==> flow/design.v <==
module buttons (
    input  wire        clk_i,
    input  wire        rst_ni,
    input  wire        en_i,
    input  wire        we_i,
    input  wire [31:0] addr_i,
    input  wire [31:0] wdata_i,
    input  wire [ 9:0] push_i,
    input  wire [ 7:0] switch_i,
    output wire [31:0] rdata_o,
    output wire        irq_o
);
    localparam ACTIVE_LOW = 2'b00;
    localparam RISING_EDGE = 2'b01;
    localparam FALLING_EDGE = 2'b10;
    localparam ACTIVE_HIGH = 2'b11;  
    reg [31:0] val_r;
    reg [31:0] val_next_r;
    reg [31:0] src_r;
    reg [31:0] src_next_r;
    reg [31:0] ptm_r;
    reg [31:0] stm_r;
    reg [31:0] rdata_r;
    genvar k;
    genvar l;
    generate
        for (k = 0; k < 10; k = k + 1) begin : gen_push_button_logic
            always @(*) begin
                case (ptm_r[2*k +: 2])
                    ACTIVE_LOW: src_next_r[k] = (push_i[k] == 0);
                    RISING_EDGE: begin
                        if (addr_i == 32'h70000004 && wdata_i == 32'h0 && en_i==1 && we_i==1) begin
                            src_next_r[k] = 0;
                        end else if (src_r[k] == 1) begin
                            src_next_r[k] = 1;
                        end else begin
                            src_next_r[k] = (val_r[k] == 0 && push_i[k] == 1);
                        end
                    end
                    FALLING_EDGE: begin
                        if (addr_i == 32'h70000004 && wdata_i == 32'h0 && en_i==1 && we_i==1) begin
                            src_next_r[k] = 0;
                        end else if (src_r[k] == 1) begin
                            src_next_r[k] = 1;
                        end else begin
                            src_next_r[k] = (val_r[k] == 1 && push_i[k] == 0);
                        end
                    end
                    ACTIVE_HIGH: src_next_r[k] = (push_i[k] == 1);
                    default: src_next_r[k] = (push_i[k] == 1);
                endcase
            end
        end
    endgenerate
    generate
        for (l = 0; l < 8; l = l + 1) begin : gen_switch_logic
            always @(*) begin
                case (stm_r[2*l +: 2])
                    ACTIVE_LOW: src_next_r[l+16] = (switch_i[l] == 0);
                    RISING_EDGE: begin
                        if (addr_i == 32'h70000004 && wdata_i == 32'h0 && en_i==1 && we_i==1) begin
                            src_next_r[l+16] = 0;
                        end else if (src_r[l+16] == 1) begin
                            src_next_r[l+16] = 1;
                        end else begin
                            src_next_r[l+16] = (val_r[l+16] == 0 && switch_i[l] == 1);
                        end
                    end
                    FALLING_EDGE: begin
                        if (addr_i == 32'h70000004 && wdata_i == 32'h0 && en_i==1 && we_i==1) begin
                            src_next_r[l+16] = 0;
                        end else if (src_r[l+16] == 1) begin
                            src_next_r[l+16] = 1;
                        end else begin
                            src_next_r[l+16] = (val_r[l+16] == 1 && switch_i[l] == 0);
                        end
                    end
                    ACTIVE_HIGH: src_next_r[l+16] = (switch_i[l] == 1);
                    default: src_next_r[l+16] = (switch_i[l] == 1);
                endcase
            end
        end
    endgenerate
    always @(*) begin
        val_next_r = {8'b0, switch_i, 6'b0, push_i};
    end
    always @(posedge clk_i) begin
        if (rst_ni == 0) begin
            rdata_r <= 32'h0;
        end else if (en_i == 1 && we_i == 0) begin
            if (addr_i == 32'h70000000) begin
                rdata_r <= val_next_r;
            end else if (addr_i == 32'h70000004) begin
                rdata_r <= src_next_r;
            end else begin
                rdata_r <= 32'h0;
            end
        end else begin
            rdata_r <= 32'h0;
        end
    end
    always @(posedge clk_i) begin
        val_r <= val_next_r;
        src_r <= src_next_r;
        ptm_r <= ptm_r;
        stm_r <= stm_r;
        if (rst_ni == 0) begin
            val_r <= 32'h0;
            src_r <= 32'h0;
            ptm_r <= {12'b0, ({10{ACTIVE_HIGH}})};
            stm_r <= {16'b0, ({8{ACTIVE_HIGH}})};
        end else if (en_i == 1 && we_i == 1) begin
            if (addr_i == 32'h70000008) begin
                ptm_r <= {12'b0, wdata_i[19:0]};
            end else if (addr_i == 32'h7000000C) begin
                stm_r <= {16'b0, wdata_i[15:0]};
            end
        end
    end
    assign rdata_o = rdata_r;
    assign irq_o = |src_r;
endmodule
---- From RTL to reports: buttons ----
The steps from the RTL of buttons to its reports follow in flow order.
Line numbers count from 1 in the design file above.
Cell names lack the library's common part.
A cell with -- has no value.
set-up
  top module .............................. buttons
  clock port .............................. clk_i
  standard-cell library ................... sky130hd
  corner .................................. tt_025C_1v80

---- Elaborated design ----
Counts by Yosys on the flattened word-level netlist (proc, flatten, opt, wreduce; memories kept). Register bits leave out memories and registers merged into their read ports (data or address). Print and check cells are left out. Cells with the same type and inputs are merged into one.
word-level totals
  bits in registers ....................... 118
  output and inout bits ................... 33
  input bits .............................. 86
  elaborated cells ........................ 261
operators by class
  bitwise operators ....................... 40
  mux-type cells .......................... 92
  equal/unequal tests ..................... 58
  reductions and logical operators ........ 65
operators by type and width
  operator                                                          number
  32-bit by 31-bit equality test with 1-bit output with constant B  4
  2-bit equality test with constant B                               36
  1-bit case mux with 4-bit select                                  18
  1-bit 2-to-1 mux                                                  72
  24-bit 2-to-1 mux                                                 2
  1-bit logical AND                                                 41
  1-bit NOT                                                         40
  2-bit by 1-bit equality test with 1-bit output with constant B    18
  2-bit zero test                                                   18
  32-bit zero test                                                  1
  32-bit OR reduction                                               1
  2-bit AND reduction                                               2
  3-bit AND reduction                                               1
  3-bit OR reduction                                                1

---- Logic depth ----
Depth = most cells in a row (Yosys ltp): at word level without a register or memory, in the mapped netlist without a sequential cell, where the memories' decode and read muxes count.
depth
  depth in word-level cells ............... 8
  ABC_AREA ................................ 0
  mapped depth ............................ 7
  depth with buffers taken out ............ 5

---- Netlist ----
Yosys stat after the flow's synthesis: flattened, memories mapped to cells. It holds for the ABC_AREA given above (unset counts as 0); a run with the other value may have another netlist.
cells by type
  type      number  total area (µm²)
  dfxtp_1   90      1.8E+03
  nand2_1   91      341.578
  a21oi_1   53      265.254
  nor2b_1   34      212.704
  nand3_1   39      195.187
  nor4_1    29      181.424
  o21ai_0   35      175.168
  mux2i_1   17      170.163
  o31a_1    18      157.651
  a32oi_1   17      148.893
  nor4_4    7       148.893
  o21bai_1  17      127.622
  a21boi_0  15      112.608
  and2_1    18      112.608
  and3_1    18      112.608
  buf_4     14      105.101
  nor3_1    18      90.086
  inv_1     20      75.072
Other cell types: 20; their cells: 49.
mapped netlist
  cells in the netlist .................... 599
  synthesis area .......................... 4852.2 µm²
  buffers ................................. 40
  sequential area ......................... 1801.7 µm²
  flip-flops .............................. 90

---- Timing after synthesis ----
OpenSTA on the mapped netlist: ideal clock, no wires. The path of least setup slack (recovery checks aside). Input and output delay are each 20% of the period. Register names are those of the netlist, which keeps one name where synthesis merged equal registers.
timing post-synthesis
  path type ............................... input-to-reg
  from .................................... input addr_i[21]
  to ...................................... register stm_r[0]
  delay of the path ....................... 1.618 ns
  input delay ............................. 0.466 ns
  setup slack ............................. 0.246 ns
  required time ........................... 2.201 ns
  arrival ................................. 1.955 ns
  time at the first pin ................... 0.466 ns
  period .................................. 2.33 ns
  stages .................................. 6
  setup time .............................. 0.129 ns
  buffers on the path ..................... 1
  synthesis period reached ................ 2.084 ns
"delay of the path" = arrival - input delay + setup time.
"stages" counts driving pins, that of a launching flip-flop among them; a cell with two outputs on the path counts twice.
"synthesis period reached" is the clock period less the worst setup slack; recovery checks do not enter. This is arithmetic on one report: input and output delays are still those of the set period (20% each).
The rows between start and end are the longest chain of elaborated cells between them; the timing report does not say that the signal goes this way. Where chains are equally long, one stands for them.
Each line given opens the expression or statement behind the cell; cells for indexed reads and writes are added by Yosys, which also makes memories of some case tables.
A register here has more assigning lines than the two given.
between the ends, post-synthesis
  cells stage by stage .................... nor4_2 -> nand4_2 -> nor4_4 -> buf_6 -> mux2i_1 -> nand2_1
  length of the longest elaborated chain .. 3
  elaborated cells between the ends (all ways) .. 4
  RTL lines with such cells ............... 2
  classes of those cells .................. eq/ne: 2; logic: 1; reduce/logical: 1
RTL lines, path post-synthesis
  item                                              line  source
  start, declared                                   6     input  wire [31:0] addr_i,
  32-bit by 31-bit equality test with 1-bit output  113   if (addr_i == 32'h70000008) begin
  1-bit NOT                                         --
  3-bit AND reduction                               --
  end, assigned                                     111   stm_r <= {16'b0, ({8{ACTIVE_HIGH}})};
  end, assigned                                     116   stm_r <= {16'b0, wdata_i[15:0]};

---- Timing after layout ----
Path of least setup slack in the final report of run 1 (OpenROAD, finished layout, wires in). Where an end is a register, its clock arrival counts in the times.
timing after layout
  path type ............................... reg-to-output
  from .................................... register src_r[5]
  to ...................................... output irq_o
  output delay ............................ 0.73 ns
  arrival ................................. 2.02 ns
  buffers on the path ..................... 1
  setup slack ............................. 0.90 ns
  required time ........................... 2.93 ns
  period .................................. 3.66 ns
  stages .................................. 5
  time at the first pin ................... 0.35 ns
The rows between start and end are the longest chain of elaborated cells between them; the timing report does not say that the signal goes this way. Where chains are equally long, one stands for them.
between the ends, after layout
  cells stage by stage .................... dfxtp_1 -> nor4_1 -> nand3_1 -> or4_1 -> dlygate4sd2_1
  length of the longest elaborated chain .. 1
  elaborated cells between the ends (all ways) .. 1
  RTL lines with such cells ............... 1
  classes of those cells .................. reduce/logical: 1
RTL lines, path after layout
  item                 line  source
  start, declared      19    reg [31:0] src_r;
  start, assigned      104   src_r <= src_next_r;
  start, assigned      109   src_r <= 32'h0;
  32-bit OR reduction  121   assign irq_o = |src_r;
  end, declared        11    output wire        irq_o

Module buttons, platform sky130hd: 2 stored runs of the flow (Yosys, OpenROAD) with differing settings, in no particular order. Input and output delays are each 20% of the period that was set; the output load is 0.01 pF.
By "achieved clock period (ns)" is meant the clock period of the run minus its worst setup slack. This is arithmetic on one report: input and output delays are still those of the set period (20% each).
"worst setup path time (ns)" = time allowed to the worst setup path (clock period - input delay - output delay, where it has them) - its slack; a late launch clock adds to it, a late capture clock takes from it.
"finish__power__total" rests on the timing tool's default activity at the inputs, not on a simulated workload.

Flow files of run 1
==> flow/run.sh <==
#!/bin/bash
# the make line also repeats the synthesis and layout settings of config.mk as NAME=value (left out here)
make -C /OpenROAD-flow-scripts/flow DESIGN_CONFIG=/design/flow/config.mk WORK_HOME=/design/flow/orfs CLKGATE_MAP_FILE= finish
==> flow/config.mk <==
export PLATFORM = sky130hd
export DESIGN_NAME = buttons
export DESIGN_NICKNAME = buttons
export VERILOG_FILES = /design/flow/design.v
export SDC_FILE = /design/flow/constraint.sdc
export NUM_CORES = 4
export LEC_CHECK = 0
export CAP_MARGIN = 20
export CELL_PAD_IN_SITES_DETAIL_PLACEMENT = 1
export CORE_MARGIN = 2
export CORE_UTILIZATION = 35
export MIN_ROUTING_LAYER = met1
export SETUP_SLACK_MARGIN = 0.84
export SLEW_MARGIN = 20
export TNS_END_PERCENT = 55
==> flow/constraint.sdc <==
create_clock -name core_clock -period 3.66 [get_ports {clk_i}]
set_input_delay 0.7320 -clock core_clock [delete_from_list [all_inputs] [get_ports {clk_i}]]
set_output_delay 0.7320 -clock core_clock [all_outputs]
set_load 0.01 [all_outputs]

report of run 1
yosys chip area after synthesis (um^2): 4852.2
finish__design__die__area: 14820.6
finish__design__instance__area__stdcell: 6419.9
finish__design__instance__utilization: 0.4679
finish__timing__setup__ws: 0.905
finish__timing__setup__tns: 0.000
finish__timing__hold__ws: 0.552
finish__power__total: 2.325e-03
achieved clock period (ns): 2.755
worst setup path time (ns): 2.02
worst setup path kind: reg-to-output

Flow files of run 2
==> flow/run.sh <==
#!/bin/bash
# the make line also repeats the synthesis and layout settings of config.mk as NAME=value (left out here)
make -C /OpenROAD-flow-scripts/flow DESIGN_CONFIG=/design/flow/config.mk WORK_HOME=/design/flow/orfs CLKGATE_MAP_FILE= finish
==> flow/config.mk <==
export PLATFORM = sky130hd
export DESIGN_NAME = buttons
export DESIGN_NICKNAME = buttons
export VERILOG_FILES = /design/flow/design.v
export SDC_FILE = /design/flow/constraint.sdc
export NUM_CORES = 4
export LEC_CHECK = 0
export ABC_AREA = 1
export CAP_MARGIN = 20
export CORE_MARGIN = 7
export CORE_UTILIZATION = 21
export CTS_CLUSTER_SIZE = 41
export GPL_ROUTABILITY_DRIVEN = 0
export GPL_TIMING_DRIVEN = 0
export PLACE_DENSITY_LB_ADDON = 0.19
export SETUP_SLACK_MARGIN = 0.03
export SLEW_MARGIN = 20
export TNS_END_PERCENT = 85
==> flow/constraint.sdc <==
create_clock -name core_clock -period 1.21 [get_ports {clk_i}]
set_input_delay 0.2420 -clock core_clock [delete_from_list [all_inputs] [get_ports {clk_i}]]
set_output_delay 0.2420 -clock core_clock [all_outputs]
set_load 0.01 [all_outputs]

report of run 2
yosys chip area after synthesis (um^2): 4580.6
finish__design__die__area: 26143.7
finish__design__instance__area__stdcell: 7658.6
finish__design__instance__utilization: 0.3609
finish__timing__setup__ws: -0.771
finish__timing__setup__tns: -4.795
finish__timing__hold__ws: 0.134
finish__power__total: 7.221e-03
achieved clock period (ns): 1.981
worst setup path time (ns): 1.74
worst setup path kind: reg-to-output
